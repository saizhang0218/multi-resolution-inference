==> flow/design.v <==
module weight_memory #(
	parameter SRAM_DEPTH  = 256*256*4        ,
	parameter SRAM_ADDR_W = clog2(SRAM_DEPTH)
) (
	input                         clk        ,
	input                         reset_n    ,
	output reg                    sram_en    ,
	output reg  [SRAM_ADDR_W-1:0] sram_addr  ,
	input       [        4*8-1:0] sram_data  ,
	input                         start      ,
	input  wire [SRAM_ADDR_W-1:0] end_addr   ,
	input       [            4:0] wgt_budget ,  
	output wire [        4*8-1:0] data_output,
	output wire                   data_en
);
	function [31:0] clog2 (input [31:0] x);
		reg [31:0] x_tmp;
		begin
			x_tmp = x-1;
			for(clog2=0; x_tmp>0; clog2=clog2+1) begin
				x_tmp = x_tmp >> 1;
			end
		end
	endfunction
	reg [        4*8-1:0] data_output_reg;
	reg [SRAM_ADDR_W-1:0] counter        ;
	reg [            4:0] counter_budget ;
	assign data_output = data_output_reg;
	assign data_en     = (reset_n) && (counter <= end_addr);
	always @ (posedge clk) begin
		if (~reset_n) begin
			sram_addr       <= 'b0;
			sram_en         <= 'b0;
			data_output_reg <= 'b0;
			counter         <= 'b0;
			counter_budget  <= 'b0;
		end
		else if (start) begin
			counter_budget     <= ((counter_budget + 1) && (counter_budget < wgt_budget)) | ('b0 && (counter_budget >= wgt_budget));
			sram_en         <= 1;
			sram_addr       <= ((counter + counter_budget) && (counter_budget < wgt_budget)) | ((counter + 5'b11111) && (counter_budget >= wgt_budget));
			counter         <= (counter && (counter_budget < wgt_budget))|((counter + 5'b11111) && (counter_budget >= wgt_budget));
			data_output_reg <= sram_data;
		end
	end
endmodule      
# Tool chain data of weight_memory
# The steps from the RTL of weight_memory to its reports follow in flow order.
# Line numbers count from 1 in the design file above.
# Cell names lack the library's common part.
# Not given: -
dict set report design {
  top {weight_memory}
  clk_port {clk}
  lib {sky130hd}
  pvt_corner {tt_025C_1v80}
}

# Word level
# Yosys after proc, flatten, opt, wreduce and memory -nomap, before mapping. Enables and synchronous resets that opt folds into registers are not counted as muxes. Memory bits, and registers merged into a memory's read port (data or address), are not among the register bits. Print and check cells are not counted. Equal cells are merged and count once.
dict set report op_classes {
  addsub 3
  cmp 3
  n_logic 3
  reduce_logical 6
}
# cell n
set ops {}
lappend ops {{18-bit by 1-bit logical AND with 1-bit output} 3}
lappend ops {{32-bit by 1-bit logical AND with 1-bit output} 1}
lappend ops {{32-bit by 1-bit logical AND with 1-bit output (first input constant)} 1}
lappend ops {{18-bit less-or-equal comparator} 1}
lappend ops {{18-bit by 5-bit adder with 18-bit output} 1}
lappend ops {{18-bit by 5-bit adder with 18-bit output (second input constant)} 1}
lappend ops {{5-bit by 1-bit adder with 6-bit output (second input constant)} 1}
lappend ops {{5-bit greater-or-equal comparator} 1}
lappend ops {{5-bit less-than comparator} 1}
lappend ops {{1-bit bitwise OR} 3}
lappend ops {{1-bit logical AND} 1}
dict set report bits {
  ff_bits 74
  input_bits 58
  output_inout_bits 52
  elab_cells 20
}

# Depth
# Depth = most cells in a row (Yosys ltp): at word level without a register or memory, in the mapped netlist without a sequential cell, where the memories' decode and read muxes count.
dict set report depth {
  word_depth 3
  ABC_AREA 1
  ltp_mapped 8
  mapped_depth_nobuf 8
}

# After synthesis
# Source: synth_stat.txt of the flow (Yosys; design flattened, memories mapped). It holds for the ABC_AREA given above (unset counts as 0); a run with the other value may have another netlist.
dict set report synth_totals {
  cells 202
  yosys_area_mm2 0.0015165
  seqArea_mm2 0.0007207
  ffs 36
  n_buf 27
}
# type n area_total_um2
set by_type {}
lappend by_type {dfxtp_1 36 720.691}
lappend by_type {nor2_1 83 311.549}
lappend by_type {buf_4 24 180.173}
lappend by_type {o21ai_0 31 155.149}
lappend by_type {ha_1 2 25.024}
lappend by_type {inv_1 6 22.522}
lappend by_type {nand2_1 6 22.522}
lappend by_type {o21ai_1 3 15.014}
lappend by_type {buf_6 1 11.261}
lappend by_type {buf_2 2 10.01}
lappend by_type {nand3_1 2 10.01}
lappend by_type {a31oi_1 1 6.256}
lappend by_type {and2_0 1 6.256}
lappend by_type {inv_4 1 6.256}
lappend by_type {a21oi_1 1 5.005}
lappend by_type {nor3_1 1 5.005}
lappend by_type {conb_1 1 3.754}

# Path before layout
# Path of least setup slack by OpenSTA after synthesis, without wires, with an ideal clock, recovery checks aside; 20% of the period is set as input and as output delay. Where synthesis merged equal registers, the netlist keeps one of their names.
dict set report synth_path {
  path_type {register to output}
  start {register counter[0]}
  end {output port data_en}
  clock_period_ps 1600
  output_delay_ps 320
  launch_ps 0
  arrival_ps 972
  required_ps 1280
  slack_ps 308
  path_delay_ps 972
  driving_pins 9
  n_path_buf 0
  period_less_setup_slack_ps 1292
}
# "path_delay_ps" = arrival - input delay + setup time.
# A path that ends at an output port has no setup time.
# "driving_pins": output pins that drive a net of the path, with the launching flip-flop's if there is one; two outputs of one cell count as two.
# "period_less_setup_slack_ps" is the clock period less the worst setup slack; recovery checks do not enter. This is arithmetic on one report: input and output delays are still those of the set period (20% each).
# The rows between start and end are the longest chain of elaborated cells between them; the timing report does not say that the signal goes this way. Where chains are equally long, one stands for them.
# Each line given opens the expression or statement behind the cell; cells for indexed reads and writes are added by Yosys, which also makes memories of some case tables.
dict set report synth_between {
  path_cell_list {dfxtp_1 -> inv_1 -> ha_1 -> inv_1 -> nand2_1 -> nor2_1 -> nand3_1 -> nand2_1 -> inv_1}
  elab_chain_len 2
  cone_cells 2
  lines_between 1
  cone_classes {compare (1); reduce/logical (1)}
}
# element line_no
set synth_lines {}
lappend synth_lines {{start: declaration} 26} ;# reg [SRAM_ADDR_W-1:0] counter ;
lappend synth_lines {{start: assignment} 35} ;# counter <= 'b0;
lappend synth_lines {{start: assignment} 42} ;# counter <= (counter && (counter_budget < wgt_budget))|((counter + 5'b11111) && (counter_budget >= wgt_budget)) ...
lappend synth_lines {{18-bit less-or-equal comparator} 29} ;# assign data_en = (reset_n) && (counter <= end_addr);
lappend synth_lines {{1-bit logical AND} 29}
lappend synth_lines {{end: declaration} 14} ;# output wire data_en

# Timing after layout
# From the final timing report of run A: the path of least setup slack in the routed layout; clock arrival at registers is part of the times.
# The report prints the path's times to 10 ps; the period is as set.
dict set report layout_path {
  path_type {register to output}
  start {register counter[0]}
  end {output port data_en}
  clock_period_ps 1270
  output_delay_ps 250
  launch_ps 360
  arrival_ps 1580
  required_ps 1020
  slack_ps -570
  driving_pins 10
  n_path_buf 1
}
# The rows between start and end are the longest chain of elaborated cells between them; the timing report does not say that the signal goes this way. Where chains are equally long, one stands for them.
dict set report layout_between {
  path_cell_list {dfxtp_2 -> inv_2 -> ha_4 -> nor2_4 -> nand2_4 -> nor2_4 -> nand3_2 -> nand2_2 -> inv_2 -> buf_6}
  elab_chain_len 2
  cone_cells 2
  lines_between 1
  cone_classes {compare (1); reduce/logical (1)}
}
# element line_no
set layout_lines {}
lappend layout_lines {{start: declaration} 26} ;# reg [SRAM_ADDR_W-1:0] counter ;
lappend layout_lines {{start: assignment} 35} ;# counter <= 'b0;
lappend layout_lines {{start: assignment} 42} ;# counter <= (counter && (counter_budget < wgt_budget))|((counter + 5'b11111) && (counter_budget >= wgt_budget)) ...
lappend layout_lines {{18-bit less-or-equal comparator} 29} ;# assign data_en = (reset_n) && (counter <= end_addr);
lappend layout_lines {{1-bit logical AND} 29}
lappend layout_lines {{end: declaration} 14} ;# output wire data_en

Hand-over note for weight_memory

2 stored runs of weight_memory in the flow (synthesis by Yosys, layout by OpenROAD, sky130hd cells), in arbitrary order. Constraints: input delay and output delay 20% of the set period each, output load 0.01 pF.
"timing.worst_path_ps" = time allowed to the worst setup path (clock period - input delay - output delay, where it has them) - its slack; a late launch clock adds to it, a late capture clock takes from it.
By "total_power_uw" is meant OpenSTA's value without simulated activity: inputs other than the clock are taken to toggle once in ten clock periods, and the tool carries that through the logic.
"timing.worst_path_ps" is given in steps of 10 ps.

[flow] run A: files
==> flow/run.sh <==
#!/bin/bash
# the make line also repeats the synthesis and layout settings of config.mk as NAME=value (left out here)
make -C /OpenROAD-flow-scripts/flow DESIGN_CONFIG=/design/flow/config.mk WORK_HOME=/design/flow/orfs CLKGATE_MAP_FILE= finish
==> flow/config.mk <==
export PLATFORM = sky130hd
export DESIGN_NAME = weight_memory
export DESIGN_NICKNAME = weight_memory
export VERILOG_FILES = /design/flow/design.v
export SDC_FILE = /design/flow/constraint.sdc
export NUM_CORES = 4
export LEC_CHECK = 0
export ABC_AREA = 1
export CAP_MARGIN = 20
export CORE_ASPECT_RATIO = 0.87
export CORE_MARGIN = 2
export CORE_UTILIZATION = 56
export GPL_ROUTABILITY_DRIVEN = 1
export MIN_ROUTING_LAYER = met1
export PLACE_DENSITY_LB_ADDON = 0.16
export SETUP_SLACK_MARGIN = 0.16
export SLEW_MARGIN = 20
==> flow/constraint.sdc <==
create_clock -name core_clock -period 1.27 [get_ports {clk}]
set_input_delay 0.2540 -clock core_clock [delete_from_list [all_inputs] [get_ports {clk}]]
set_output_delay 0.2540 -clock core_clock [all_outputs]
set_load 0.01 [all_outputs]

[flow] run A: metrics
[metrics] cell_area_final_mm2 = 0.0024636
[metrics] ys_area_mm2 = 0.0015165
[metrics] timing.worst_path_ps = 1580
[metrics] worst_setup_path_type = register to output
[metrics] total_negative_slack_ps = -715
[metrics] fin_ws_ps = -567
[metrics] design.die.area_mm2 = 0.0031411
[metrics] total_power_uw = 2633
[metrics] timing.hold.ws_ps = 525

[flow] run B: files
==> flow/run.sh <==
#!/bin/bash
# the make line also repeats the synthesis and layout settings of config.mk as NAME=value (left out here)
make -C /OpenROAD-flow-scripts/flow DESIGN_CONFIG=/design/flow/config.mk WORK_HOME=/design/flow/orfs CLKGATE_MAP_FILE= finish
==> flow/config.mk <==
export PLATFORM = sky130hd
export DESIGN_NAME = weight_memory
export DESIGN_NICKNAME = weight_memory
export VERILOG_FILES = /design/flow/design.v
export SDC_FILE = /design/flow/constraint.sdc
export NUM_CORES = 4
export LEC_CHECK = 0
export CAP_MARGIN = 20
export CORE_MARGIN = 2
export CORE_UTILIZATION = 40
export SETUP_SLACK_MARGIN = -0.03
export SLEW_MARGIN = 20
==> flow/constraint.sdc <==
create_clock -name core_clock -period 1.53 [get_ports {clk}]
set_input_delay 0.3060 -clock core_clock [delete_from_list [all_inputs] [get_ports {clk}]]
set_output_delay 0.3060 -clock core_clock [all_outputs]
set_load 0.01 [all_outputs]

[flow] run B: metrics
[metrics] cell_area_final_mm2 = 0.0026012
[metrics] ys_area_mm2 = 0.0015965
[metrics] timing.worst_path_ps = 1350
[metrics] worst_setup_path_type = input to output
[metrics] total_negative_slack_ps = -434
[metrics] fin_ws_ps = -434
[metrics] design.die.area_mm2 = 0.0045125
[metrics] total_power_uw = 2195
[metrics] timing.hold.ws_ps = 465

End of note.
