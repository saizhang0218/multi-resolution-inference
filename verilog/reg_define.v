==> flow/design.v <==
`timescale 1ns / 1ps
module reg_define (
  output reg [ 1:0] turn_on_signal,  
  output reg [5:0] budget,  
  output reg [31:0] systolic_width_size,  
  output reg [31:0] systolic_height_size,  
  output reg [31:0] input_xin_width_size,  
  output reg [31:0] input_xin_height_size,  
  input      [31:0] write_data    ,
  input      [15:0] addr          ,
  output     [31:0] read_data     ,
  input             write         ,
  input             read          ,
  input             clk           ,
  input             reset_n
);
  wire [15:0] addr_1      ;
  wire [31:0] write_data_1;
  reg  [31:0] read_data_1 ;
  wire        read_1, write_1;
  assign addr_1       = addr;
  assign write_data_1 = write_data;
  assign write_1      = write;
  assign read_1       = read;
  assign read_data    = read_data_1;
  always @(posedge clk or negedge reset_n) begin
    if (!reset_n) begin
      turn_on_signal <= 2'b0;  
      budget <= 5'b0;  
      systolic_width_size <= 32'h00000000;  
      systolic_height_size <= 32'h00000000;  
      input_xin_width_size <= 32'h00000000;  
      input_xin_height_size <= 32'h00000000;  
    end
    else begin
      if (write_1) begin
        case(addr_1[15:0])
          16'h0000 : begin   
            turn_on_signal[1:0] <= write_data_1[1:0];
          end
          16'h0004 : begin   
            budget[5:0] <= write_data_1[5:0];
          end
          16'h0008: begin   
              systolic_width_size[31:0] <= write_data_1[31:0];
          end
          16'h000c: begin   
              systolic_height_size[31:0] <= write_data_1[31:0];
          end
          16'h0010: begin   
              input_xin_width_size[31:0] <= write_data_1[31:0];
          end
          16'h0014: begin   
              input_xin_height_size[31:0] <= write_data_1[31:0];
          end
        endcase
      end
    end
  end
  always @* begin
    case(addr_1[15:0])
      16'h0000 : begin  
        read_data_1 = {{(30){1'b0}},turn_on_signal[1:0]};
      end
      16'h0004 : begin  
        read_data_1 = {budget[5:0]};
      end
      16'h0008: begin  
        read_data_1 = {systolic_width_size[31:0]};
      end
      16'h00c: begin  
        read_data_1 = {systolic_height_size[31:0]};
      end
      16'h0010: begin  
        read_data_1 = {input_xin_width_size[31:0]};
      end
      16'h0014: begin  
        read_data_1 = {input_xin_height_size[31:0]};
      end
      default : read_data_1 = {16'hdead,addr_1[15:0]};
    endcase
  end
endmodule
Step by step through the tools: reg_define
What the tools print for reg_define, step after step. Lines are those of the file above, counted from 1. Operators carry their Yosys type and port widths (W data, S select, Z words). Library cell names are shortened. The mark n/a stands for no value.

Top module: reg_define. Clock input: clk. Standard-cell library: sky130hd. Corner: tt_025C_1v80.

After elaboration
Yosys after proc, flatten, opt, wreduce and memory -nomap, before mapping. Enables and synchronous resets that opt folds into registers are not counted as muxes. Memory bits, and registers merged into a memory's read port (data or address), are not among the register bits. Print and check cells are not counted. Equal cells are merged and count once.

The entry for bits of input ports reads 52. The figure for output and inout port bits is 168. Register bits: 136. Under word-level cells stands 19.

The figure for muxes and demuxes is 1. The figure for reductions and logical operators is 7. Eq/ne operators: 5.

Operators by type and width (number): $pmux W32 S6 (1); $eq A16 B4 Y1 const B (2); $eq A16 B5 Y1 const B (2); $eq A16 B3 Y1 const B (1); $logic_not A16 Y1 (1); $reduce_and A2 Y1 (6).

Longest topological paths
Depth = most cells in a row (Yosys ltp): at word level without a register or memory, in the mapped netlist without a sequential cell, where the memories' decode and read muxes count.

For word-level depth the number is 2. For ABC_AREA the number is 0. For mapped depth the number is 7. For depth with buffers taken out the number is 4.

Netlist
Source: synth_stat.txt of the flow (Yosys; design flattened, memories mapped). It holds for the ABC_AREA given above (unset counts as 0); a run with the other value may have another netlist.

Cell types: dfrtp_1 (number 136, total area 3.4E+03 µm²); mux2_2 (number 101, total area 1.14E+03 µm²); mux2_4 (number 30, total area 450.432 µm²); nand3_1 (number 54, total area 270.259 µm²); a32oi_1 (number 15, total area 131.376 µm²); a211oi_1 (number 14, total area 105.101 µm²); mux2_1 (number 9, total area 101.347 µm²); a221oi_1 (number 9, total area 78.826 µm²); clkbuf_1 (number 17, total area 63.811 µm²); a221o_1 (number 5, total area 50.048 µm²); a32o_1 (number 5, total area 50.048 µm²); mux2i_1 (number 5, total area 50.048 µm²); nor4_4 (number 2, total area 42.541 µm²); buf_2 (number 8, total area 40.038 µm²); buf_4 (number 5, total area 37.536 µm²); buf_6 (number 3, total area 33.782 µm²); nor2_1 (number 9, total area 33.782 µm²); nor4_1 (number 5, total area 31.28 µm²).

Other cell types: 25; their cells: 51.

Under mapped flip-flops stands 136. The entry for cell count reads 483. Buffer cells: 38. For synthesis area the number is 0.0064449 mm². The entry for area of sequential cells reads 0.0034033 mm².

Path before layout
Path of least setup slack by OpenSTA after synthesis, without wires, with an ideal clock, recovery checks aside; 20% of the period is set as input and as output delay. Where synthesis merged equal registers, the netlist keeps one of their names.

Path kind: input -> output. Start: input port addr[5]. End: output port read_data[2]. The figure for stages on the path is 7. The entry for path delay reads 1.816 ns. Period: 3.9 ns. Input delay: 0.780 ns. For buffers on the path the number is 3. Under data arrival time stands 2.596 ns. Under external output delay stands 0.780 ns. For required time the number is 3.120 ns. For time at the first pin the number is 0.780 ns. Under slack stands 0.524 ns. For period reached after synthesis the number is 3.376 ns.

"path delay" = arrival - input delay + setup time. At an output port there is no setup time. "stages on the path" counts driving pins, that of a launching flip-flop among them; a cell with two outputs on the path counts twice. "period reached after synthesis" is the clock period less the worst setup slack; recovery checks do not enter. This is arithmetic on one report: input and output delays are still those of the set period (20% each). Between the ends stands the longest chain of elaborated cells between them, by number of cells; it is not shown to be the way that was timed. Of several equally long chains one is given. Each line given opens the expression or statement behind the cell; cells for indexed reads and writes are added by Yosys, which also makes memories of some case tables.

Path through: or4_1 > buf_2 > nor4_4 > buf_2 > buf_4 > a21oi_1 > a2bb2oi_1. Under length of the longest elaborated chain stands 2. The entry for elaborated cells between the ends (all ways) reads 7. Classes of those cells: eq/ne (5); mux (1); reduce/logical (1).

Ends and longest elaborated chain, post-synthesis: start: declaration (line 10) `input      [15:0] addr          ,`; $eq A16 B5 Y1 (line 61) `case(addr_1[15:0])`; $pmux W32 S6 (line 61); end: declaration (line 11) `output     [31:0] read_data     ,`.

Subject: flow runs of reg_define

Hi,

reg_define: 2 stored runs of the Yosys and OpenROAD flow on sky130hd. The settings differ; the order carries no meaning. The constraints put input and output delay at 20% of the set period each and load the outputs with 0.01 pF.

Run 1 has these settings: period_ns 2.23; CORE_UTILIZATION 51; SETUP_SLACK_MARGIN 0.65; CORE_ASPECT_RATIO 0.72; CORE_MARGIN 2; CELL_PAD_IN_SITES_GLOBAL_PLACEMENT 2; CELL_PAD_IN_SITES_DETAIL_PLACEMENT 0; GPL_ROUTABILITY_DRIVEN 0; CTS_CLUSTER_SIZE 76; CAP_MARGIN 20; SLEW_MARGIN 20. Outcome: no results, placement failed with GPL-0301.

Run 2 has these settings: period_ns 4.6; CORE_UTILIZATION 47; SETUP_SLACK_MARGIN 0.96; PLACE_DENSITY_LB_ADDON 0.14; CORE_ASPECT_RATIO 1.57; CELL_PAD_IN_SITES_GLOBAL_PLACEMENT 1; CELL_PAD_IN_SITES_DETAIL_PLACEMENT 2; GPL_TIMING_DRIVEN 0; CTS_CLUSTER_SIZE 72; SLEW_MARGIN 35; MIN_ROUTING_LAYER met2; CAP_MARGIN 20; CORE_MARGIN 2. Outcome: no results, placement failed with DPL-0033.

Regards
